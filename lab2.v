==> flow/design.v <==
module fpga1(sw, rot_A, rot_B, rot_dwn, BTN0, BTN1, BTN2, reset, clk, LED);   
input [3:0] sw;      
input rot_A, rot_B, rot_dwn, BTN0, BTN1, BTN2, reset, clk;
output reg [7:0] LED;
reg rot_btn, btn00, btn11,btn22, deb_B, deb_A, deb_AA, deb_BB;
reg[7:0]toggle_cnt, bounce_count;
wire [1:0]knob_status;
reg [23:0] cnt24  ;        
reg rr_set, rl_set,rr_continue,rl_continue;
always@(posedge reset or posedge clk)
	if(reset)			cnt24 = 24'h000000;
	else if(cnt24 < 24'ha00000)	cnt24 = cnt24 + 1;
	else                   		cnt24 = 24'h000000;
assign slowclk = (cnt24 == 24'ha00000)?  1'b1 : 1'b0;  
always@(posedge reset or posedge clk)
	if(reset)begin 
		deb_A = 1'b1;
		deb_B = 1'b1;
	end else if(rot_A && rot_B)begin 
		deb_A = 1'b1;
		deb_B = deb_B;
	end else if(~rot_A && ~rot_B)begin 
		deb_A = 1'b0;
		deb_B = deb_B;
	end else if(~rot_A && rot_B)begin 
		deb_A = deb_A;
		deb_B = 1'b1;
	end else if(rot_A &&~ rot_B)begin 
		deb_A = deb_A;
		deb_B = 1'b0;
	end
always@(posedge reset or posedge clk)
	if(reset)begin
		deb_AA = 1'b1;
		bounce_count = 8'b00000000;
	end else if(bounce_count<8'b11111111) 
		bounce_count = bounce_count + 8'b00000001;
	else begin
		deb_AA = deb_A;     
		bounce_count = 8'b00000000;
	end
always@(posedge reset or posedge clk)
	if(reset)begin
		deb_BB = 1'b1;
		bounce_count = 8'b00000000;
	end else if(bounce_count<8'b11111111) 
		bounce_count = bounce_count +8'b00000001;
	else begin
		deb_BB = deb_B;     
		bounce_count = 8'b00000000;
	end
always@(posedge reset or posedge clk)
	if(reset)
		{btn00, btn11, btn22} = 3'b000;
	else if(sw==4'h0 || sw==4'b0111)
		if(BTN0)		{btn00, btn11, btn22} = 3'b100;
      		else if(BTN1)		{btn00, btn11, btn22} = 3'b010;
      		else if(BTN2) 		{btn00, btn11, btn22} = 3'b001;
	   	else if(rot_btn)	{btn00, btn11, btn22} = 3'b000;
	   	else			{btn00, btn11, btn22} = {btn00, btn11, btn22};
   	else         
   		{btn00, btn11, btn22} = 3'b000;
always@(posedge reset or posedge clk)
	if(reset)		
		rot_btn= 1'b0;
	else if(sw==4'h0)
		if(rot_dwn)                          rot_btn= 1'b1;
		else if(btn00 || btn11 || btn22)     rot_btn= 1'b0;
		else                                 rot_btn= rot_btn;
	else			
		rot_btn= 1'b0;
assign   knob_status[1]= deb_A & ~deb_AA;
assign   knob_status[0]= deb_B & ~deb_BB; 
always@(posedge reset or negedge clk)        
	if(reset) begin
		LED= 8'h00;
                rr_set= 1'b0;
                rl_set= 1'b0;
	        rr_continue=1'b0;
		rl_continue=1'b0;
        end else 
 		case(sw[3:0])
 			4'b0011:   LED = {4'b0000, deb_A, deb_B, rot_A, rot_B};
 			4'b0111:   LED = {6'b000000, knob_status[1], knob_status[0]};
 			4'b0000:
			       case({rot_btn, btn00, btn11, btn22})
				       4'b0100:	LED = 8'h0F;
				       4'b0010:	LED = 8'hF0;
				       4'b0001: if(slowclk)     LED = ~LED;
				                else		LED = LED;
				       4'b1000:         	LED = 8'hC3; 
				       default:                 LED = LED;
			       endcase
 			4'b0100:
       				if(LED!=8'h0F && LED!=8'hF0)	LED = 8'h0F; 
       				else if(slowclk)		LED = ~LED;
       				else           			LED = LED;
 			4'b1000:
			       if(LED!=8'h55 && LED!=8'haa)	LED = 8'h55; 
			       else if(slowclk)  		LED = ~LED;
			       else           			LED = LED;
			4'b0001: 
				if({knob_status[1], deb_B} == 2'b11)begin
                			if(rr_continue)begin  
                				rr_continue = 1'b0;
                         			LED = 8'h11;       
                  			end 
                  			if(~rl_set)begin
                         			rl_continue=1'b1;
                         			rl_set= 1'b1; 
                    				if(LED==8'h01 || LED==8'h02 || LED==8'h04 || LED==8'h08 ||
                          			   LED==8'h10 || LED==8'h20 || LED==8'h40 || LED==8'h80)
                          				LED= {LED[6:0], LED[7]};
                    				else
                    					LED = 8'h01; 
                  			end else begin  
                				rl_continue = rl_continue;
                          			rl_set = rl_set;
                          			LED = LED;
                     			end
             			end else if({knob_status[0], deb_A} == 2'b11)begin                
                			if(rl_continue)begin  
                				rl_continue = 1'b0;
                         			LED = 8'h11;     
                  			end if(~rr_set)begin
			                         rr_continue = 1'b1;
			                         rr_set = 1'b1; 
				                 if(LED==8'h01 || LED==8'h02 || LED==8'h04 || LED==8'h08 ||
				                    LED==8'h10 || LED==8'h20 || LED==8'h40 || LED==8'h80)
                          				LED= {LED[0], LED[7:1]};
                   				else    
                   					LED= 8'h80; 
                  			end else begin  
	        				rr_continue= rr_continue;
	                          		rr_set= rr_set;
	                          		LED= LED;
                     			end
	              		end else begin     
	              			rr_set = 1'b0;
	                       		rl_set = 1'b0;
	                       		LED = LED;
             			end
 			4'b0010:  
				if({knob_status[1], deb_B} == 2'b11)begin
               				if(rr_continue)begin  
               					rr_continue = 1'b0;
                         			LED = LED;
                  			end                
               				if(~rl_set)begin
                         			rl_continue = 1'b1;
					     	rl_set = 1'b1; 
                  				if(LED==8'h01 || LED==8'h02 || LED==8'h04 || LED==8'h08 ||
                     				   LED==8'h10 || LED==8'h20 || LED==8'h40 || LED==8'h80)
                         				LED= {LED[6:0], LED[7]};
                  				else    
                  					LED= 8'h01; 
                 			end else begin   
                 				rl_continue = rl_continue;
					        rl_set = rl_set;
                               			LED = LED;
                    			end
              			end else if({knob_status[0], deb_A} == 2'b11)begin
                			if(rl_continue) begin       
                				rl_continue = 1'b0;
                              			LED= LED;
                  			end              
                			if(~rr_set)begin
                              			rr_continue = 1'b1;
						rr_set = 1'b1; 
				                if(LED==8'h01 || LED==8'h02 || LED==8'h04 || LED==8'h08 ||
				                   LED==8'h10 || LED==8'h20 || LED==8'h40 || LED==8'h80)
                              				LED= {LED[0], LED[7:1]};
                   				else	LED= 8'h80; 
                			end else begin     
                				rr_continue = rr_continue;
					        rr_set = rr_set;
                             			LED = LED;
                     			end
              			end else begin     
              				rr_set = 1'b0;
                        		rl_set = 1'b0;
                        		LED = LED;
              			end
 			default:   
 				if(toggle_cnt<=8'h08)	LED = 8'h00;
             			else               	LED = 8'hFF;
             	endcase
always@(posedge reset or negedge clk)	 
	if(reset)				toggle_cnt = 8'h00;
	else if(slowclk && toggle_cnt<8'h11)	toggle_cnt = toggle_cnt + 8'h01;
	else if(slowclk)          		toggle_cnt = 8'h00;
	else					toggle_cnt = toggle_cnt;
endmodule
# Tool chain data of fpga1
# Tool output for the design above, in the order of the flow.
# Lines are those of the file above, counted from 1.
# Operators: Yosys type, input widths -> output width; for muxes data width and select width s.
# Library cell names are shortened.
# A cell with -- has no value.
# setup
top,fpga1
clk_port,clk
lib,sky130hd
pvt_corner,tt_025C_1v80

# Word-level counts
# Yosys after proc, flatten, opt, wreduce and memory -nomap, before mapping. Memory bits, and registers merged into a memory's read port (data or address), are not among the register bits. Print and check cells are not counted.
# classes
eq_ne,59
logic,9
cmp,4
muxes,69
n_reduce_logical,50
add_sub_neg,3
# ops
cell,count
$mux 8,31
$pmux 8 s7,1
$mux 1,34
$eq 8x1->1 const B,4
$eq 8x2->1 const B,4
$eq 8x3->1 const B,4
$eq 8x4->1 const B,4
$eq 8x5->1 const B,4
$eq 8x6->1 const B,4
$eq 8x7->1 const B,4
$eq 8x8->1 const B,4
$pmux 8 s4,1
$logic_or 1x1->1,31
$add 24x1->24 const B,1
$lt 24x24->1 const B,1
$eq 24x24->1 const B,1
$mux 24,1
$add 8x1->8 const B,2
$ne 8x8->1 const B,2
$ne 3x3->1 const B,5
$reduce_and 3->1,4
$eq 4x2->1 const B,3
$eq 4x3->1 const B,3
$ne 5x5->1 const B,2
$reduce_bool 2->1,4
$eq 4x1->1 const B,2
$eq 4x4->1 const B,2
$le 8x4->1 const B,1
# Not listed: further kinds 16, cells in them 30.
# bits
register_bits,60
output_inout_bits,8

# Longest topological paths
# Longest topological path by Yosys (ltp), each cell counted once; first at word level (registers and memories cut), then after technology mapping (sequential cells cut; the memories' decode and read muxes count).
# depth
ltp_word,19
abc_area,0
depth_mapped,9
ltp_nobuf,8

# Synthesis result
# The flow's flattened synthesis, as Yosys stat reports it; memories are mapped. The netlist is that of the ABC_AREA named above (0 if unset); the other value can give another one.
# The area totals of this step are shown rounded.
# synth_totals
stdcells,482
yosys_area_um2,4050
buf_cells,31
seqArea_um2,1510
ff_cells,60
# by_type
cell,count,area_total_um2
dfrtp_1,36,900.864
dfrtn_1,20,500.48
nor2_1,65,243.984
xor2_1,24,210.202
o21ai_0,30,150.144
nand2_1,37,138.883
nand3_1,27,135.13
dfstp_2,4,105.101
xnor2_1,12,105.101
ha_1,8,100.096
a21oi_1,19,95.091
clkbuf_1,25,93.84
nor4_1,13,81.328
nor3_1,15,75.072
and3_1,10,62.56
nand4_1,10,62.56
nor4b_1,7,61.309
inv_1,14,52.55
# Not listed: further types 51, cells in them 106.

# Record of 2 stored runs of the RTL-to-layout flow on fpga1, platform sky130hd. The runs are unordered. Constraints: input delay and output delay 20% of the set period each, output load 0.01 pF.
# By "totalPower_w" is meant OpenSTA's value without simulated activity: inputs other than the clock are taken to toggle once in ten clock periods, and the tool carries that through the logic.
# Results are given in rounded form.
# A setting shown as n/a is not set for that run.
stored run,period_ns,CORE_UTILIZATION,SETUP_SLACK_MARGIN,PLACE_DENSITY,TNS_END_PERCENT,GPL_ROUTABILITY_DRIVEN,CTS_CLUSTER_DIAMETER,CAP_MARGIN,MIN_ROUTING_LAYER,CORE_MARGIN,SLEW_MARGIN,yosys.chip_area_um2,final_die_area_um2,finish.stdcell_area_um2,worstSetupSlack_ns,totalPower_w
run A,4.06,51,0.6,0.68,30,0,130,10,met1,2,20,4050,8680,5270,-0.077,0.00159
run B,7.36,65,n/a,n/a,n/a,n/a,n/a,20,n/a,2,20,4050,6880,4600,0.165,0.000857
